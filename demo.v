==> flow/design.v <==
module demo(EEP_rd_data, posDst, preDst, start, clk, rst_n);
wire src0_sel, cmplmnt;
reg src1_sel;
input clk, rst_n;
output [13:0] posDst;
reg [13:0] dst;
input [13:0] EEP_rd_data;  
reg [28:0] Preg;
reg [1:0] state, nxt_state;
wire finish; 
reg init;
reg [3:0] counter;
reg Zero;  
input start;  
input [13:0] preDst;
reg counter_rst;
wire [28:0] preShift;
wire [13:0] src1, src0, presrc0, preSat;  
localparam IDLE = 2'b00;
localparam Mult = 2'b01;
localparam Done = 2'b10;
assign preShift = {dst, Preg[14:0]};
always@(posedge clk, negedge rst_n)
 if(!rst_n)
 Preg <= 0;
 else 
 begin
 if(init == 1)
 Preg <={14'h000, preDst, 1'b0};  
 else 
 Preg <= {preShift[28], preShift[28:1]}; 
 end
assign src1 = (src1_sel)? Preg[28:15] :Preg[25:12];
assign presrc0 = (src0_sel)? EEP_rd_data : 14'h0;
assign src0 = (cmplmnt)? ~presrc0 : presrc0;  
assign{co ,preSat} = src1+src0 +cmplmnt;  
assign sat_pos = (src1_sel == 1'b0)?((Preg[28]==0 && Preg[27:25]!= 3'b000)? 1:0):
				((!src1[13] && !src0[13] && preSat[13])? 1:0);  
assign sat_neg = (src1_sel == 1'b0)?((Preg[28]==1 && Preg[27:25]!= 3'b111)? 1:0):
				((src1[13] && src0[13] && !preSat[13])? 1:0);   
always @(*)
case({sat_pos, sat_neg})      
2'b00: dst = preSat;
2'b10: dst = 14'h1FFF;
2'b01: dst = 14'h2000;
default : dst = 14'hx;
endcase
assign cmplmnt = (Preg[1:0] == 2'b10)? 1:0;  
assign src0_sel = (Preg[1:0] == 2'b11 || Preg[1:0]== 2'b00 || Zero == 1)? 0:1; 
always@(posedge clk, negedge rst_n)  
 if(!rst_n)
 counter <= 0;
 else if(counter_rst)
 counter <= 0;
 else
 counter <= counter + 1;  
assign finish = (counter == 13)? 1 : 0;
assign posDst = dst;
always @(posedge clk, negedge rst_n)
 if(!rst_n)
 state <= IDLE;
 else 
 state <= nxt_state;
always@(*)
begin
src1_sel = 1;
init =1;
Zero = 1;
counter_rst = 1;
case(state)
 IDLE: begin
 if(start) begin
 nxt_state = Mult;
 Zero = 0;  
 end
 else 
 nxt_state = IDLE;
 end
 Mult:
 begin
 counter_rst = 0;
 init= 0;
 Zero = 0;
 if(finish)
 begin
 nxt_state = Done;
 end
 else
 begin
 Zero = 0;
 nxt_state = Mult;
 end
 end
 Done:
 begin
 init = 0;
 counter_rst = 1;
 src1_sel = 0;
 nxt_state = IDLE;
 end
 default: nxt_state = IDLE;
endcase
 end
endmodule
Reports on demo
The steps from the RTL of demo to its reports follow in flow order.
Line numbers count from 1 in the design file above.
Operators carry their Yosys type and port widths (W data, S select, Z words).
The mark - stands for no value.
- design top: demo
- clock: clk
- cell library: sky130hd
- corner: tt_025C_1v80

Elaborated design
Yosys after proc, flatten, opt, wreduce and memory -nomap, before mapping. Enables and synchronous resets that opt folds into registers are not counted as muxes. Memory bits, and registers merged into a memory's read port (data or address), are not among the register bits. Print and check cells are not counted. Equal cells are merged and count once.
- flip-flop bits (word level): 35
- output and inout bits at 14
- bitwise gates (word level) at 2
- noted $add $sub $neg: 3
- muxes and demuxes: 20
- noted eq/ne operators: 8
- reductions and logical operators: 16
- operators with widths (operator ; number):
    $pmux W14 S3 ; 1
    $mux W14 ; 3
    $mux W29 ; 1
    $add A14 B1 Y14 ; 1
    $add A14 B14 Y14 ; 1
    $not A14 Y14 ; 1
    $mux W1 ; 11
    $eq A2 B2 Y1 const B ; 4
    $logic_and A1 B1 Y1 ; 6
    $logic_not A2 Y1 ; 3
    $eq A2 B1 Y1 const B ; 2
    $add A4 B1 Y4 const B ; 1
    $eq A4 B4 Y1 const B ; 1
    $pmux W2 S2 ; 1
    $mux W4 ; 1
    $logic_not A1 Y1 ; 3
    $ne A3 B3 Y1 const B ; 1
    $reduce_bool A3 Y1 ; 1
    $logic_or A1 B1 Y1 ; 2
    $reduce_or A2 Y1 ; 1
    $pmux W1 S2 ; 1
    $mux W2 ; 1
    $not A1 Y1 ; 1

Logic depth
Depth = most cells in a row (Yosys ltp): at word level without a register or memory, in the mapped netlist without a sequential cell, where the memories' decode and read muxes count.
- depth after elaboration at 16
- noted ABC_AREA: 0
- gate-level depth with buffers at 20
- noted mapped depth without buffers: 17

After synthesis
Source: synth_stat.txt of the flow (Yosys; design flattened, memories mapped). It holds for the ABC_AREA given above (unset counts as 0); a run with the other value may have another netlist.
- area of sequential cells at 877.1 µm²
- noted synthesis area: 2675.1 µm²
- flip-flop cells at 35
- noted cells in the netlist: 314
- cell types (type ; number ; area in all (µm²)):
    sky130_fd_sc_hd__dfrtp_1 ; 34 ; 850.816
    sky130_fd_sc_hd__nand2_1 ; 76 ; 285.274
    sky130_fd_sc_hd__ha_1 ; 19 ; 237.728
    sky130_fd_sc_hd__xnor2_1 ; 19 ; 166.41
    sky130_fd_sc_hd__mux2_2 ; 13 ; 146.39
    sky130_fd_sc_hd__a21o_1 ; 10 ; 75.072
    sky130_fd_sc_hd__nor2_1 ; 18 ; 67.565
    sky130_fd_sc_hd__a21oi_1 ; 11 ; 55.053
    sky130_fd_sc_hd__clkbuf_1 ; 13 ; 48.797
    sky130_fd_sc_hd__inv_1 ; 12 ; 45.043
    sky130_fd_sc_hd__and2_1 ; 7 ; 43.792
    sky130_fd_sc_hd__mux2i_1 ; 4 ; 40.038
    sky130_fd_sc_hd__nand3_1 ; 8 ; 40.038
    sky130_fd_sc_hd__nor2b_1 ; 6 ; 37.536
    sky130_fd_sc_hd__xor2_1 ; 4 ; 35.034
    sky130_fd_sc_hd__o211a_1 ; 3 ; 30.029
    sky130_fd_sc_hd__dfstp_2 ; 1 ; 26.275
    sky130_fd_sc_hd__nor3_1 ; 5 ; 25.024
Other cell types: 33; their cells: 51.

Worst setup path after synthesis
OpenSTA on the mapped netlist: ideal clock, no wires. The path of least setup slack (recovery checks aside). Input and output delay are each 20% of the period. Register names are those of the netlist, which keeps one name where synthesis merged equal registers.
- kind: input to output
- start: input port start
- end: output port posDst[12]
- slack: 0.955 ns
- path buffers at 3
- arrival: 5.245 ns
- stages on the path at 17
- clock period: 7.75 ns
- delay of the path at 3.695 ns
- period reached after synthesis at 6.795 ns
"delay of the path" is the arrival time less input delay plus setup time.
At an output port there is no setup time.
"stages on the path": output pins that drive a net of the path, with the launching flip-flop's if there is one; two outputs of one cell count as two.
"period reached after synthesis" = period - worst setup slack (recovery checks aside). The figure is calculated, with input and output delays left at 20% of the set period.
Between the ends stands the longest chain of elaborated cells between them, by number of cells; it is not shown to be the way that was timed. Of several equally long chains one is given.
A line is the first line of the expression or statement that the cell stems from. Yosys adds cells for indexed reads and writes and turns some case tables into memories.
- cell sequence: sky130_fd_sc_hd__mux2i_1 -> sky130_fd_sc_hd__nor2_1 -> sky130_fd_sc_hd__clkbuf_1 -> sky130_fd_sc_hd__nand2_1 -> sky130_fd_sc_hd__xnor2_1 -> sky130_fd_sc_hd__ha_1 -> sky130_fd_sc_hd__a21oi_2 -> sky130_fd_sc_hd__o211a_1 -> sky130_fd_sc_hd__o31ai_2 -> sky130_fd_sc_hd__or4b_1 -> sky130_fd_sc_hd__mux2i_1 -> sky130_fd_sc_hd__or3_1 -> sky130_fd_sc_hd__ha_1 -> sky130_fd_sc_hd__clkbuf_1 -> sky130_fd_sc_hd__nor2b_1 -> sky130_fd_sc_hd__clkbuf_1 -> sky130_fd_sc_hd__or3_1
- noted cells in the longest elaborated chain: 15
- elaborated cells between the ends (all ways) at 23
- RTL lines with such cells at 11
- ends and longest elaborated chain, post-synthesis (element ; RTL line ; source):
    from (decl) ; 14 ; input start;
    $mux W1 ; 72 ; if(start) begin
    $pmux W1 S2 ; 70 ; case(state)
    $logic_or A1 B1 Y1 ; 49 ; assign src0_sel = (Preg[1:0] == 2'b11 || Preg[1:0]== 2'b00 || Zero == 1)? 0:1;
    $mux W1 ; 49 ;
    $mux W14 ; 34 ; assign presrc0 = (src0_sel)? EEP_rd_data : 14'h0;
    $not A14 Y14 ; 35 ; assign src0 = (cmplmnt)? ~presrc0 : presrc0;
    $mux W14 ; 35 ;
    $add A14 B14 Y14 ; 36 ; assign{co ,preSat} = src1+src0 +cmplmnt;
    $add A14 B1 Y14 ; 36 ;
    $logic_not A1 Y1 ; 40 ; ((src1[13] && src0[13] && !preSat[13])? 1:0);
    $logic_and A1 B1 Y1 ; 40 ;
    $mux W1 ; 40 ;
    $mux W1 ; 39 ; assign sat_neg = (src1_sel == 1'b0)?((Preg[28]==1 && Preg[27:25]!= 3'b111)? 1:0):
    $eq A2 B1 Y1 ; 42 ; case({sat_pos, sat_neg})
    $pmux W14 S3 ; 42 ;
    to (decl) ; 5 ; output [13:0] posDst;

Worst path after layout
Path of least setup slack in the final report of run 1 (OpenROAD, finished layout, wires in). Where an end is a register, its clock arrival counts in the times.
- kind: input to output
- start: input port start
- end: output port posDst[3]
- clock period: 6.38 ns
- stages on the path at 19
- slack: 0.48 ns
- path buffers at 5
- arrival: 4.62 ns
Between the ends stands the longest chain of elaborated cells between them, by number of cells; it is not shown to be the way that was timed. Of several equally long chains one is given.
- cell sequence: sky130_fd_sc_hd__buf_8 -> sky130_fd_sc_hd__mux2i_4 -> sky130_fd_sc_hd__nor2_4 -> sky130_fd_sc_hd__buf_6 -> sky130_fd_sc_hd__nand2_2 -> sky130_fd_sc_hd__xnor2_1 -> sky130_fd_sc_hd__ha_1 -> sky130_fd_sc_hd__a21oi_2 -> sky130_fd_sc_hd__o211a_1 -> sky130_fd_sc_hd__o31ai_4 -> sky130_fd_sc_hd__or4b_1 -> sky130_fd_sc_hd__mux2i_1 -> sky130_fd_sc_hd__or3_4 -> sky130_fd_sc_hd__ha_4 -> sky130_fd_sc_hd__buf_4 -> sky130_fd_sc_hd__buf_6 -> sky130_fd_sc_hd__and3_4 -> sky130_fd_sc_hd__or2_1 -> sky130_fd_sc_hd__buf_2
- noted cells in the longest elaborated chain: 15
- elaborated cells between the ends (all ways) at 23
- RTL lines with such cells at 11
- ends and longest elaborated chain, after layout (element ; RTL line ; source):
    from (decl) ; 14 ; input start;
    $mux W1 ; 72 ; if(start) begin
    $pmux W1 S2 ; 70 ; case(state)
    $logic_or A1 B1 Y1 ; 49 ; assign src0_sel = (Preg[1:0] == 2'b11 || Preg[1:0]== 2'b00 || Zero == 1)? 0:1;
    $mux W1 ; 49 ;
    $mux W14 ; 34 ; assign presrc0 = (src0_sel)? EEP_rd_data : 14'h0;
    $not A14 Y14 ; 35 ; assign src0 = (cmplmnt)? ~presrc0 : presrc0;
    $mux W14 ; 35 ;
    $add A14 B14 Y14 ; 36 ; assign{co ,preSat} = src1+src0 +cmplmnt;
    $add A14 B1 Y14 ; 36 ;
    $logic_not A1 Y1 ; 40 ; ((src1[13] && src0[13] && !preSat[13])? 1:0);
    $logic_and A1 B1 Y1 ; 40 ;
    $mux W1 ; 40 ;
    $mux W1 ; 39 ; assign sat_neg = (src1_sel == 1'b0)?((Preg[28]==1 && Preg[27:25]!= 3'b111)? 1:0):
    $eq A2 B1 Y1 ; 42 ; case({sat_pos, sat_neg})
    $pmux W14 S3 ; 42 ;
    to (decl) ; 5 ; output [13:0] posDst;

Module demo, platform sky130hd: 2 stored runs of the flow (Yosys, OpenROAD) with differing settings, in no particular order. Input and output delays are each 20% of the period that was set; the output load is 0.01 pF.
"clock period reached" is the run's clock period less its worst setup slack. It is reckoned from that one timing run; input and output delays stay at 20% of the period that was set.
"total power of the final layout": no workload was simulated; the value follows from the tool's default switching activity.

Run 1
Settings were period_ns = 6.38; SETUP_SLACK_MARGIN = 1.87; CAP_MARGIN = 20; CORE_MARGIN = 2; CORE_UTILIZATION = 40; SLEW_MARGIN = 20
- noted the total power of the final layout: 579.1 µW
- noted the worst setup slack after layout: 0.485 ns
- clock period reached: 5.895 ns
- worst hold slack at 0.440 ns
- standard-cell area after layout at 4,230.3 µm²
- area of the synthesized netlist: 2,675.1 µm²
- post-route utilization at 0.659
- die size at 7,358.2 µm²

Run 2
Settings were period_ns = 4.72; CORE_UTILIZATION = 26; SETUP_SLACK_MARGIN = -0.08; PLACE_DENSITY_LB_ADDON = 0.14; CORE_ASPECT_RATIO = 0.71; CORE_MARGIN = 10; CELL_PAD_IN_SITES_DETAIL_PLACEMENT = 0; CTS_CLUSTER_SIZE = 57; CAP_MARGIN = 20; SLEW_MARGIN = 20
- clock period reached: 5.192 ns
- worst hold slack at 0.443 ns
- noted the total power of the final layout: 829 µW
- noted the worst setup slack after layout: -0.472 ns
- standard-cell area after layout at 4,569.4 µm²
- area of the synthesized netlist: 2,675.1 µm²
- post-route utilization at 0.451
- die size at 14,805.9 µm²
